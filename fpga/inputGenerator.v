==> flow/design.v <==
module inputGenerator(
clk,
X_COORD,
Y_COORD,
VALUE,
ENABLE,
reset,
click
);
input			clk;
input			reset;
input 		click;
output	[3:0]	X_COORD;
output	[3:0]	Y_COORD;
output	[1:0] VALUE;
output	ENABLE;
reg 		[3:0] X_COORD;
reg		[3:0] Y_COORD;
reg		ENABLE;
reg		[23:0] counter;
wire		[1:0] VALUE;
assign VALUE = 2'b01;
always @(posedge clk) begin
		if(reset) begin
			counter=24'b0;
			X_COORD=4'b0;
			Y_COORD=4'b0;
		end else begin
			counter <= counter-24'b1;
			if(counter==16'd0) begin
				ENABLE <= 1'b1;
				if(X_COORD==4'b1010) begin
					X_COORD <= 4'b0;
					if(Y_COORD == 4'b1000) begin
						Y_COORD <= 4'b0000;
					end else begin
						Y_COORD <= Y_COORD+4'b01;
					end
				end else begin
					X_COORD <= X_COORD+4'b1;
				end
			end else begin
				ENABLE <= 1'b0;
			end
		end
end
endmodule
# --- From RTL to reports: inputGenerator ---
# What the tools print for inputGenerator, step after step.
# Line numbers count from 1 in the design file above.
# Operators carry their Yosys type and port widths (W data, S select, Z words).
setup:
  top_module: "inputGenerator"
  clock_port: "clk"
  cell_library: "sky130hd"
  pvt_corner: "tt_025C_1v80"

# --- After elaboration ---
# Counts by Yosys on the flattened word-level netlist (proc, flatten, opt, wreduce; memories kept). Register bits leave out memories and registers merged into their read ports (data or address); mux counts leave out enables and synchronous resets folded into registers. Print and check cells are left out. Cells with the same type and inputs are merged into one.
bits:
  ff_bits: 33
  inputBits: 3
  elab_cells: 14
  output_inout_bits: 11
classes:
  addsub: 3
  eq_ne: 2
  mux: 3
  n_reduce_logical: 2
op_table:
  columns: ["operator", "n"]
  rows:
  - ["$sub A24 B1 Y24 const B", 1]
  - ["$logic_not A24 Y1", 1]
  - ["$add A4 B1 Y4 const B", 2]
  - ["$eq A4 B4 Y1 const B", 2]
  - ["$mux W4", 2]
  - ["$reduce_and A2 Y1", 1]
  - ["$mux W1", 1]

# --- Logic depth ---
# Yosys ltp: most cells in a row. Word level: on the elaborated netlist, between registers, memories and ports. Mapped: between sequential cells and ports; inverters and the memories' decode and read muxes count.
depth:
  depth_word: 2
  abc_area: 0
  mapped_depth: 6
  depth_no_buf: 6

# --- Netlist ---
# The flow's flattened synthesis, as Yosys stat reports it; memories are mapped. The netlist is that of the ABC_AREA named above (0 if unset); the other value can give another one.
# Totals and module areas in this step are rounded.
types:
  columns: ["cell_type", "n", "type_area_um2"]
  rows:
  - ["sky130_fd_sc_hd__dfxtp_1", 32, 640.614]
  - ["sky130_fd_sc_hd__xor2_1", 9, 78.826]
  - ["sky130_fd_sc_hd__a21oi_1", 15, 75.072]
  - ["sky130_fd_sc_hd__nor2_1", 20, 75.072]
  - ["sky130_fd_sc_hd__nor4_4", 3, 63.811]
  - ["sky130_fd_sc_hd__or4_1", 8, 60.058]
  - ["sky130_fd_sc_hd__o31ai_1", 7, 52.55]
  - ["sky130_fd_sc_hd__ha_1", 4, 50.048]
  - ["sky130_fd_sc_hd__nand3_1", 8, 40.038]
  - ["sky130_fd_sc_hd__nor3_4", 2, 32.531]
  - ["sky130_fd_sc_hd__nand4_1", 5, 31.28]
  - ["sky130_fd_sc_hd__or3_1", 5, 31.28]
  - ["sky130_fd_sc_hd__edfxtp_1", 1, 30.029]
  - ["sky130_fd_sc_hd__inv_1", 8, 30.029]
  - ["sky130_fd_sc_hd__o21ai_0", 6, 30.029]
  - ["sky130_fd_sc_hd__nand4_2", 2, 25.024]
  - ["sky130_fd_sc_hd__nand2_1", 5, 18.768]
  - ["sky130_fd_sc_hd__o41ai_1", 2, 17.517]
# Other cell types: 29; their cells: 39.
synth_totals:
  buffers: 6
  ffs: 33
  area_um2: 1700
  seq_area_um2: 670
  stdcells: 181

# --- Timing after synthesis ---
# Source: OpenSTA report_checks on the synthesized netlist (no wires, ideal clock, input and output delay 20% of the period each), path of least setup slack; recovery checks are left aside. Register names are those of the netlist, which keeps one name where synthesis merged equal registers.
synth_path:
  path_kind: "flip-flop to flip-flop"
  startpoint: "reg counter[0]"
  endpoint: "reg counter[14]"
  delay_ns: 1.734
  path_buffers: 0
  required_ns: 1.980
  setup_time_ns: 0.070
  launch_ns: 0.000
  stages: 7
  arrival_ns: 1.664
  tclk_ns: 2.05
  path_slack_ns: 0.315
  period_less_setup_slack_ns: 1.735
# "delay_ns" = arrival - input delay + setup time.
# "stages": output pins that drive a net of the path, with the launching flip-flop's if there is one; two outputs of one cell count as two.
# "period_less_setup_slack_ns" = period - worst setup slack (recovery checks aside). The figure is calculated, with input and output delays left at 20% of the set period.
# Between the ends stands the longest chain of elaborated cells between them, by number of cells; it is not shown to be the way that was timed. Of several equally long chains one is given.
# A line is the first line of the expression or statement that the cell stems from. Yosys adds cells for indexed reads and writes and turns some case tables into memories.
synth_between:
  cell_sequence: "sky130_fd_sc_hd__dfxtp_1 > sky130_fd_sc_hd__inv_1 > sky130_fd_sc_hd__ha_1 > sky130_fd_sc_hd__nor4b_2 > sky130_fd_sc_hd__nand3_1 > sky130_fd_sc_hd__or4_1 > sky130_fd_sc_hd__a21oi_1"
  elab_chain_cells: 1
  cone_cells: 1
  cone_lines: 1
  cone_classes: "1 x add/sub"
synth_rtl:
  columns: ["item", "line_no", "rtl"]
  rows:
  - ["start, declared", 20, "reg [23:0] counter;"]
  - ["start, assigned", 25, "counter=24'b0;"]
  - ["start, assigned", 29, "counter <= counter-24'b1;"]
  - ["$sub A24 B1 Y24", 29, null]
  - ["end, assigned", 25, null]
  - ["end, assigned", 29, null]
  - ["end, declared", 20, null]

# --- Worst path after layout ---
# Path of least setup slack in the final report of stored run 1 (OpenROAD, finished layout, wires in). Where an end is a register, its clock arrival counts in the times.
layout_path:
  path_kind: "flip-flop to flip-flop"
  startpoint: "reg counter[0]"
  endpoint: "reg counter[22]"
  path_slack_ns: -0.44
  setup_time_ns: 0.06
  path_buffers: 0
  stages: 7
  launch_ns: 0.30
  tclk_ns: 1.38
  arrival_ns: 2.05
  required_ns: 1.61
# Between the ends stands the longest chain of elaborated cells between them, by number of cells; it is not shown to be the way that was timed. Of several equally long chains one is given.
layout_between:
  cell_sequence: "sky130_fd_sc_hd__dfxtp_2 > sky130_fd_sc_hd__inv_2 > sky130_fd_sc_hd__ha_4 > sky130_fd_sc_hd__nor4b_4 > sky130_fd_sc_hd__nand4_1 > sky130_fd_sc_hd__or4_1 > sky130_fd_sc_hd__nand2_1"
  elab_chain_cells: 1
  cone_cells: 1
  cone_lines: 1
  cone_classes: "1 x add/sub"
layout_rtl:
  columns: ["item", "line_no", "rtl"]
  rows:
  - ["start, declared", 20, "reg [23:0] counter;"]
  - ["start, assigned", 25, "counter=24'b0;"]
  - ["start, assigned", 29, "counter <= counter-24'b1;"]
  - ["$sub A24 B1 Y24", 29, null]
  - ["end, assigned", 25, null]
  - ["end, assigned", 29, null]
  - ["end, declared", 20, null]

# Measured results for inputGenerator: 2 stored runs of the Yosys and OpenROAD flow on sky130hd. The settings differ; the order carries no meaning. The constraints put input and output delay at 20% of the set period each and load the outputs with 0.01 pF.
# "achieved_clock_period_ns" = clock period - worst setup slack. The figure is calculated, with input and output delays left at 20% of the set period.
# "worst_path_time_ns" is the time allowed to the run's worst setup path (the clock period less input and output delay, where it has them) less its slack. Clock arrival times count: a late capture clock shortens it, a late launch clock lengthens it.
# "totalPower_w" rests on the timing tool's default activity at the inputs, not on a simulated workload.
# The measured numbers are rounded.
runs:
  - name: "stored run 1"
    settings:
      period_ns: 1.38
      CORE_UTILIZATION: 30
      SETUP_SLACK_MARGIN: 0.09
      PLACE_DENSITY_LB_ADDON: 0.24
      CELL_PAD_IN_SITES_GLOBAL_PLACEMENT: 1
      CELL_PAD_IN_SITES_DETAIL_PLACEMENT: 2
      TNS_END_PERCENT: 20
      CTS_CLUSTER_SIZE: 44
      CTS_CLUSTER_DIAMETER: 36
      CAP_MARGIN: 25
      MAX_ROUTING_LAYER: "met5"
      CORE_MARGIN: 2
      SLEW_MARGIN: 20
    results:
      final_util_pct: 48
      setupTns_ns: -6.6
      final_cell_area_um2: 2600
      worst_path_time_ns: 1.82
      critical_path_type: "flip-flop to flip-flop"
      hold_worst_slack_ns: 0.48
      totalPower_w: 0.0059
      synthesis_area_um2: 1700
      achieved_clock_period_ns: 1.818
      die_area_um2: 6200
      worst_setup_slack_ns: -0.44
  - name: "stored run 2"
    settings:
      period_ns: 2.13
      CORE_UTILIZATION: 22
      CAP_MARGIN: 20
      CORE_MARGIN: 2
      SLEW_MARGIN: 20
    results:
      final_util_pct: 27
      setupTns_ns: 0.000
      final_cell_area_um2: 2000
      worst_path_time_ns: 1.87
      critical_path_type: "flip-flop to flip-flop"
      hold_worst_slack_ns: 0.46
      totalPower_w: 0.0025
      synthesis_area_um2: 1700
      achieved_clock_period_ns: 1.873
      die_area_um2: 8300
      worst_setup_slack_ns: 0.26
